==> flow/design.v <==
`timescale 1ns / 1ps
module seven_seg_scanner (
    input wire clk,              
    input wire rst,
    input wire [6:0] seg0,       
    input wire [6:0] seg1,
    input wire [6:0] seg2,
    input wire [6:0] seg3,       
    input wire dp0, dp1, dp2, dp3,  
    output reg [3:0] an,         
    output reg [6:0] seg_out,    
    output reg dp_out
);
    localparam N = 18;
    reg [N-1:0] count;
    always @(posedge clk or posedge rst) begin
        if (rst) count <= 0;
        else count <= count + 1;
    end
    always @* begin
        case (count[N-1:N-2])
            2'b00: begin
                an = 4'b1110;        
                seg_out = seg0;
                dp_out = dp0;
            end
            2'b01: begin
                an = 4'b1101;        
                seg_out = seg1;
                dp_out = dp1;
            end
            2'b10: begin
                an = 4'b1011;        
                seg_out = seg2;
                dp_out = dp2;
            end
            2'b11: begin
                an = 4'b0111;        
                seg_out = seg3;
                dp_out = dp3;
            end
            default: begin
                an = 4'b1111; 
                seg_out = 7'b1111111;
                dp_out = 1;
            end
        endcase
    end
endmodule
## Step by step through the tools: seven_seg_scanner

The steps from the RTL of seven_seg_scanner to its reports follow in flow order.
Lines are those of the file above, counted from 1.
Library cell names are shortened.
Not given: --

| design | value |
|---|---|
| top | seven_seg_scanner |
| clock port | clk |
| standard-cell library | sky130hd |
| corner | tt_025C_1v80 |

## After elaboration

Counts by Yosys on the flattened word-level netlist (proc, flatten, opt, wreduce; memories kept). Register bits leave out memories and registers merged into their read ports (data or address); mux counts leave out enables and synchronous resets folded into registers. Print and check cells are left out. Cells with the same type and inputs are merged into one.

| bit counts | value |
|---|---|
| register bits after elaboration | 18 |
| input bits | 34 |
| output and inout port bits | 12 |
| cells after elaboration | 9 |

| cells by class | value |
|---|---|
| add/sub/neg operators | 1 |
| equal/unequal tests | 3 |
| multiplexer cells | 3 |
| reduce/logical cells | 1 |

Operator list:

| operator | count |
|---|---|
| 7-bit case mux with 4-bit select | 1 |
| 18-bit by 1-bit adder with 18-bit output (second input constant) | 1 |
| 4-bit case mux with 4-bit select | 1 |
| 2-bit equality test (second input constant) | 2 |
| 1-bit case mux with 4-bit select | 1 |
| 2-bit by 1-bit equality test with 1-bit output (second input constant) | 1 |
| 2-bit zero test | 1 |

## Longest topological paths

Yosys ltp: most cells in a row. Word level: on the elaborated netlist, between registers, memories and ports. Mapped: between sequential cells and ports; inverters and the memories' decode and read muxes count.

| logic depth | value |
|---|---|
| depth in word-level cells | 2 |
| ABC_AREA | 1 |
| mapped depth | 8 |
| depth with buffers taken out | 8 |

## Netlist

Source: synth_stat.txt of the flow (Yosys; design flattened, memories mapped). It holds for the ABC_AREA given above (unset counts as 0); a run with the other value may have another netlist.
Totals and module areas in this step are rounded.

| synthesis totals | value |
|---|---|
| standard cells after synthesis | 153 |
| synthesis area | 1130 sq um |
| sequential area | 450 sq um |
| flip-flops | 18 |
| buffers | 0 |

Cell types:

| cell | count | total area (sq um) |
|---|---|---|
| dfrtp_1 | 18 | 450.432 |
| nand2_1 | 61 | 228.97 |
| nand4_1 | 9 | 56.304 |
| xnor2_1 | 6 | 52.55 |
| nor2_2 | 8 | 50.048 |
| inv_1 | 13 | 48.797 |
| nor2_1 | 10 | 37.536 |
| nor2_4 | 3 | 33.782 |
| nand3_1 | 6 | 30.029 |
| xor2_1 | 3 | 26.275 |
| nand2_4 | 2 | 22.522 |
| nand3_2 | 2 | 20.019 |
| nand2_2 | 3 | 18.768 |
| o21ai_1 | 3 | 15.014 |
| ha_1 | 1 | 12.512 |
| o21bai_2 | 1 | 11.261 |
| inv_2 | 2 | 7.507 |
| nand3b_1 | 1 | 7.507 |
| clkinv_1 | 1 | 3.754 |

## Path before layout

Source: OpenSTA report_checks on the synthesized netlist (no wires, ideal clock, input and output delay 20% of the period each), path of least setup slack; recovery checks are left aside. Register names are those of the netlist, which keeps one name where synthesis merged equal registers.

| timing post-synthesis | value |
|---|---|
| kind | reg-to-output |
| from | reg count[16] |
| to | out dp_out |
| period | 2.14 ns |
| external output delay | 0.428 ns |
| time at the first pin | 0.000 ns |
| arrival time | 0.964 ns |
| required time | 1.712 ns |
| path slack | 0.748 ns |
| delay of the path | 0.964 ns |
| stages on the path | 4 |
| buffers on the path | 0 |
| synthesis period reached | 1.392 ns |

"delay of the path" is the arrival time less input delay plus setup time.
At an output port there is no setup time.
"stages on the path": output pins that drive a net of the path, with the launching flip-flop's if there is one; two outputs of one cell count as two.
"synthesis period reached" = period - worst setup slack (recovery checks aside). The figure is calculated, with input and output delays left at 20% of the set period.
Between the ends stands the longest chain of elaborated cells between them, by number of cells; it is not shown to be the way that was timed. Of several equally long chains one is given.
A line is the first line of the expression or statement that the cell stems from. Yosys adds cells for indexed reads and writes and turns some case tables into memories.

| between the ends, post-synthesis | value |
|---|---|
| cells stage by stage | dfrtp_1 > nor2_1 > nand2_1 > nand4_1 |
| cells in the longest elaborated chain | 2 |
| elaborated cells on any way between the ends | 5 |
| source lines of those cells | 1 |
| those cells by class | 3 x eq/ne; 1 x mux; 1 x reduce/logical |

RTL lines, path post-synthesis:

| element | line | RTL |
|---|---|---|
| start, declared | 15 | `reg [N-1:0] count;` |
| start, assigned | 17 | `if (rst) count <= 0;` |
| start, assigned | 18 | `else count <= count + 1;` |
| 2-bit equality test | 21 | `case (count[N-1:N-2])` |
| 1-bit case mux with 4-bit select | 21 |  |
| end, declared | 12 | `output reg dp_out` |

## Timing after layout

Path of least setup slack in the final report of run 2 (OpenROAD, finished layout, wires in). Where an end is a register, its clock arrival counts in the times.

| timing after layout | value |
|---|---|
| kind | reg-to-output |
| from | reg count[16] |
| to | out seg_out[4] |
| period | 1.31 ns |
| external output delay | 0.26 ns |
| time at the first pin | 0.26 ns |
| arrival time | 1.36 ns |
| required time | 1.05 ns |
| path slack | -0.31 ns |
| stages on the path | 7 |
| buffers on the path | 3 |

Between the ends stands the longest chain of elaborated cells between them, by number of cells; it is not shown to be the way that was timed. Of several equally long chains one is given.

| between the ends, after layout | value |
|---|---|
| cells stage by stage | dfrtp_2 > buf_8 > nor2_4 > buf_6 > nand2_2 > nand4_1 > buf_2 |
| cells in the longest elaborated chain | 2 |
| elaborated cells on any way between the ends | 5 |
| source lines of those cells | 1 |
| those cells by class | 3 x eq/ne; 1 x mux; 1 x reduce/logical |

RTL lines, path after layout:

| element | line | RTL |
|---|---|---|
| start, declared | 15 | `reg [N-1:0] count;` |
| start, assigned | 17 | `if (rst) count <= 0;` |
| start, assigned | 18 | `else count <= count + 1;` |
| 2-bit equality test | 21 | `case (count[N-1:N-2])` |
| 7-bit case mux with 4-bit select | 21 |  |
| end, declared | 11 | `output reg [6:0] seg_out,` |

Data sheet: physical implementation of seven_seg_scanner

Flow measurements of seven_seg_scanner on sky130hd: 2 stored runs with different settings, listed in no order. Input and output delays are each 20% of the period that was set; the output load is 0.01 pF.
"period reached": clock period set for the run, less the worst setup slack. It is reckoned from that one timing run; input and output delays stay at 20% of the period that was set.
By "worst path time" is meant the share of the clock period that the worst setup path is allowed (20% is reserved at inputs, 20% at outputs), minus its slack. Clock arrival times at its registers enter into it.
"total power of the final layout" rests on the timing tool's default activity at the inputs, not on a simulated workload.
Values from the reports are rounded here.

#### Run 1

| setting | value |
|---|---|
| period_ns | `1.59` |
| CORE_UTILIZATION | `40` |
| SETUP_SLACK_MARGIN | `-0.04` |
| PLACE_DENSITY | `0.7` |
| CORE_ASPECT_RATIO | `0.71` |
| CELL_PAD_IN_SITES_DETAIL_PLACEMENT | `2` |
| TNS_END_PERCENT | `10` |
| CTS_CLUSTER_SIZE | `79` |
| CTS_CLUSTER_DIAMETER | `355` |
| CAP_MARGIN | `20` |
| CORE_MARGIN | `2` |
| SLEW_MARGIN | `20` |

Not finished: placement ended with error DPL-0033.

#### Run 2

| setting | value |
|---|---|
| period_ns | `1.31` |
| CORE_UTILIZATION | `20` |
| PLACE_DENSITY_LB_ADDON | `0.23` |
| CORE_ASPECT_RATIO | `0.64` |
| CELL_PAD_IN_SITES_GLOBAL_PLACEMENT | `3` |
| CELL_PAD_IN_SITES_DETAIL_PLACEMENT | `2` |
| ABC_AREA | `1` |
| GPL_TIMING_DRIVEN | `0` |
| SLEW_MARGIN | `20` |
| MIN_ROUTING_LAYER | `met1` |
| MAX_ROUTING_LAYER | `met5` |
| CAP_MARGIN | `20` |
| CORE_MARGIN | `2` |

| result | value |
|---|---|
| post-layout utilization | 35.2% |
| total power of the final layout | 1.18 mW |
| sum of negative setup slack | -3.03 ns |
| std-cell area (final layout) | 1880 sq um |
| setup slack of the worst path | -0.310 ns |
| worst path time | 1.36 ns |
| critical path kind | reg-to-output |
| overall die area | 6300 sq um |
| period reached | 1.620 ns |
| netlist area reported by Yosys | 1130 sq um |
